==> flow/design.v <==
module data_path(
    input wire signed [63 : 0] istream_msg,  
    input clk,
    input rst,
    input state_done,
    input b_mux_sel,
    input a_mux_sel,
    input r_mux_sel,
    input add_mux_sel,
    input r_en,
    output b_lsb,  
    output wire signed [31 : 0] ostream_msg
); 
    wire signed [31 : 0] b_mux_out, b_rs_out;  
    wire signed [31 : 0] a_mux_out, a_ls_out;  
    wire signed [31 : 0] r_mux1_out, r_mux2_out, partial_sum;
    wire signed [31 : 0] a = istream_msg[63 : 32];
    wire signed [31 : 0] b = istream_msg[31 : 0];
    reg  signed [31 : 0] b_reg, a_reg, r_reg;
    assign b_mux_out  = (b_mux_sel) ? b_rs_out : b;
    assign a_mux_out  = (a_mux_sel) ? a_ls_out : a;
    assign r_mux1_out = (r_mux_sel) ? r_mux2_out : 32'b0;
    assign r_mux2_out  = (add_mux_sel) ? partial_sum : r_reg;
    always @(posedge clk) begin
        b_reg <= b_mux_out;
        a_reg <= a_mux_out;
        if (r_en) begin
            r_reg <= r_mux1_out;
        end
    end
    assign b_rs_out = (!state_done) ? (b_reg >> 1) : b_reg;
    assign a_ls_out = (!state_done) ? (a_reg << 1) : a_reg;
    assign b_lsb = b_reg[0];
    assign ostream_msg = r_reg;
    assign partial_sum = a_reg + r_reg;
endmodule
**Tool chain data of data_path**

Tool output for the design above, in the order of the flow.
Lines are those of the file above, counted from 1.
A cell with n/a has no value.

- Top module: data_path
- Clock input: clk
- Cell library: sky130hd
- Library corner: tt_025C_1v80

**Word level**

Counts by Yosys on the flattened word-level netlist (proc, flatten, opt, wreduce; memories kept). Register bits leave out memories and registers merged into their read ports (data or address). Print and check cells are left out. Cells with the same type and inputs are merged into one.

- Add/subtract/negate cells: 1
- Mux-type cells: 5
- Eq/ne operators: 3
- Reduce/logical cells: 1

Operators by type and width:

| cell | count |
|---|---|
| 2-to-1 mux 32 bit | 5 |
| adder 32 bit | 1 |
| inequality test 2 bit with constant B | 2 |
| inequality test 2 x 1 -> 1 bit with constant B | 1 |
| AND reduction 2 bit | 1 |

- Elaborated cells: 13
- Bits in registers: 96
- Output and inout port bits: 33
- Input bits: 72

**Depth**

Longest topological path by Yosys (ltp), each cell counted once; first at word level (registers and memories cut), then after technology mapping (sequential cells cut; the memories' decode and read muxes count).

- Depth after elaboration: 2
- ABC_AREA: 0
- Mapped depth: 8
- Gate-level depth less buffers: 8

**After synthesis**

The flow's flattened synthesis, as Yosys stat reports it; memories are mapped. The netlist is that of the ABC_AREA named above (0 if unset); the other value can give another one.

Cells by type:

| type | count | area in all (um2) |
|---|---|---|
| sky130_fd_sc_hd__edfxtp_1 | 96 | 2.88E+03 |
| sky130_fd_sc_hd__mux2_2 | 63 | 709.43 |
| sky130_fd_sc_hd__ha_1 | 31 | 387.872 |
| sky130_fd_sc_hd__a21oi_1 | 40 | 200.192 |
| sky130_fd_sc_hd__nand2_1 | 40 | 150.144 |
| sky130_fd_sc_hd__nor2_1 | 30 | 112.608 |
| sky130_fd_sc_hd__xnor2_1 | 11 | 96.342 |
| sky130_fd_sc_hd__o21ai_0 | 19 | 95.091 |
| sky130_fd_sc_hd__o21a_1 | 11 | 82.579 |
| sky130_fd_sc_hd__nor3_1 | 15 | 75.072 |
| sky130_fd_sc_hd__a21o_1 | 9 | 67.565 |
| sky130_fd_sc_hd__mux2i_1 | 6 | 60.058 |
| sky130_fd_sc_hd__nand4_1 | 9 | 56.304 |
| sky130_fd_sc_hd__nand2b_1 | 7 | 43.792 |
| sky130_fd_sc_hd__clkbuf_1 | 11 | 41.29 |
| sky130_fd_sc_hd__buf_2 | 8 | 40.038 |
| sky130_fd_sc_hd__nand3_1 | 8 | 40.038 |
| sky130_fd_sc_hd__a211oi_1 | 5 | 37.536 |

Other cell types: 43; their cells: 75.

- Standard cells after synthesis: 494
- Sequential part of the area: 2,882.8 um2
- Buffer cells: 20
- Mapped flip-flops: 96
- Cell area after synthesis: 5,781.8 um2

**Timing after synthesis**

Path of least setup slack by OpenSTA after synthesis, without wires, with an ideal clock, recovery checks aside; 20% of the period is set as input and as output delay. Where synthesis merged equal registers, the netlist keeps one of their names.

- Kind: register to register
- Start point: register r_reg[0]
- End point: register r_reg[28]
- Setup slack: 0.252 ns
- Library setup time: 0.270 ns
- Path delay: 2.328 ns
- Arrival: 2.058 ns
- Required time: 2.310 ns
- Time at the first pin: 0.000 ns
- Path buffers: 0
- Stages on the path: 9
- Period: 2.58 ns
- Synthesis period reached: 2.328 ns

"path delay" is the arrival time less input delay plus setup time.
"stages on the path": output pins that drive a net of the path, with the launching flip-flop's if there is one; two outputs of one cell count as two.
"synthesis period reached" = period - worst setup slack (recovery checks aside). The figure is calculated, with input and output delays left at 20% of the set period.
Between the ends stands the longest chain of elaborated cells between them, by number of cells; it is not shown to be the way that was timed. Of several equally long chains one is given.
A line is the first line of the expression or statement that the cell stems from. Yosys adds cells for indexed reads and writes and turns some case tables into memories.

- Path through: sky130_fd_sc_hd__edfxtp_1 > sky130_fd_sc_hd__ha_1 > sky130_fd_sc_hd__fa_1 > sky130_fd_sc_hd__a21oi_1 > sky130_fd_sc_hd__o211ai_2 > sky130_fd_sc_hd__a21oi_1 > sky130_fd_sc_hd__o2111ai_1 > sky130_fd_sc_hd__a21oi_1 > sky130_fd_sc_hd__nor3_1
- Length of the longest elaborated chain: 2
- Elaborated cells on any way between the ends: 2
- Source lines of those cells: 2
- Those cells by class: add/sub (1); mux (1)

Ends and longest elaborated chain, post-synthesis:

| item | line | text |
|---|---|---|
| from (decl) | 19 | `reg  signed [31 : 0] b_reg, a_reg, r_reg;` |
| from (assign) | 28 | `r_reg <= r_mux1_out;` |
| adder 32 bit | 35 | `assign partial_sum = a_reg + r_reg;` |
| 2-to-1 mux 32 bit | 23 | `assign r_mux2_out  = (add_mux_sel) ? partial_sum : r_reg;` |
| to (assign) | 28 |  |
| to (decl) | 19 |  |

**Timing after layout**

From the final timing report of job 1: the path of least setup slack in the routed layout; clock arrival at registers is part of the times.

- Kind: register to register
- Start point: register r_reg[12]
- End point: register r_reg[28]
- Period: 1.7 ns
- Library setup time: 0.24 ns
- Setup slack: -0.59 ns
- Required time: 1.80 ns
- Path buffers: 0
- Arrival: 2.38 ns
- Time at the first pin: 0.34 ns
- Stages on the path: 8

Between the ends stands the longest chain of elaborated cells between them, by number of cells; it is not shown to be the way that was timed. Of several equally long chains one is given.

- Path through: sky130_fd_sc_hd__edfxtp_1 > sky130_fd_sc_hd__ha_4 > sky130_fd_sc_hd__and3_4 > sky130_fd_sc_hd__nand4_1 > sky130_fd_sc_hd__or3_4 > sky130_fd_sc_hd__o2111ai_2 > sky130_fd_sc_hd__and3_1 > sky130_fd_sc_hd__nor3_2
- Length of the longest elaborated chain: 2
- Elaborated cells on any way between the ends: 2
- Source lines of those cells: 2
- Those cells by class: add/sub (1); mux (1)

Ends and longest elaborated chain, after layout:

| item | line | text |
|---|---|---|
| from (decl) | 19 | `reg  signed [31 : 0] b_reg, a_reg, r_reg;` |
| from (assign) | 28 | `r_reg <= r_mux1_out;` |
| adder 32 bit | 35 | `assign partial_sum = a_reg + r_reg;` |
| 2-to-1 mux 32 bit | 23 | `assign r_mux2_out  = (add_mux_sel) ? partial_sum : r_reg;` |
| to (assign) | 28 |  |
| to (decl) | 19 |  |

Below are 2 stored runs of the flow (Yosys, OpenROAD; platform sky130hd) on data_path, each with its settings and what was measured, unordered. Constraints: input delay and output delay 20% of the set period each, output load 0.01 pF.
By "clock period reached" is meant the clock period of the run minus its worst setup slack. This is arithmetic on one report: input and output delays are still those of the set period (20% each).
"overall power": no workload was simulated; the value follows from the tool's default switching activity.

### Job 1

Settings: `period_ns=1.7`, `CORE_UTILIZATION=41`, `SETUP_SLACK_MARGIN=-0.05`, `PLACE_DENSITY_LB_ADDON=0.07`, `CORE_ASPECT_RATIO=1.74`, `CELL_PAD_IN_SITES_GLOBAL_PLACEMENT=0`, `TNS_END_PERCENT=40`, `CTS_CLUSTER_SIZE=66`, `CTS_CLUSTER_DIAMETER=149`, `SLEW_MARGIN=10`, `CAP_MARGIN=20`, `CORE_MARGIN=2`

- Sum of negative setup slack: -11.300 ns
- Clock period reached: 2.287 ns
- Worst hold slack after layout: 0.550 ns
- Standard-cell area after layout: 9,435.3 um2
- Worst setup slack after layout: -0.587 ns
- Overall power: 9.697 mW
- Die area: 15,104.6 um2
- Synthesis area: 5,781.8 um2
- Post-route utilization: 67.8 %

### Job 2

Settings: `period_ns=2.57`, `CORE_UTILIZATION=28`, `SETUP_SLACK_MARGIN=0.49`, `PLACE_DENSITY_LB_ADDON=0.14`, `CORE_ASPECT_RATIO=0.64`, `CORE_MARGIN=10`, `CELL_PAD_IN_SITES_GLOBAL_PLACEMENT=2`, `ABC_AREA=0`, `GPL_TIMING_DRIVEN=1`, `CTS_CLUSTER_DIAMETER=354`, `CAP_MARGIN=0`, `SLEW_MARGIN=15`, `MIN_ROUTING_LAYER=met1`

- Overall power: 5.969 mW
- Worst setup slack after layout: 0.306 ns
- Synthesis area: 5,781.8 um2
- Clock period reached: 2.264 ns
- Post-route utilization: 43.1 %
- Worst hold slack after layout: 0.546 ns
- Standard-cell area after layout: 8,622.0 um2
- Sum of negative setup slack: 0.000 ns
- Die area: 26,941.4 um2
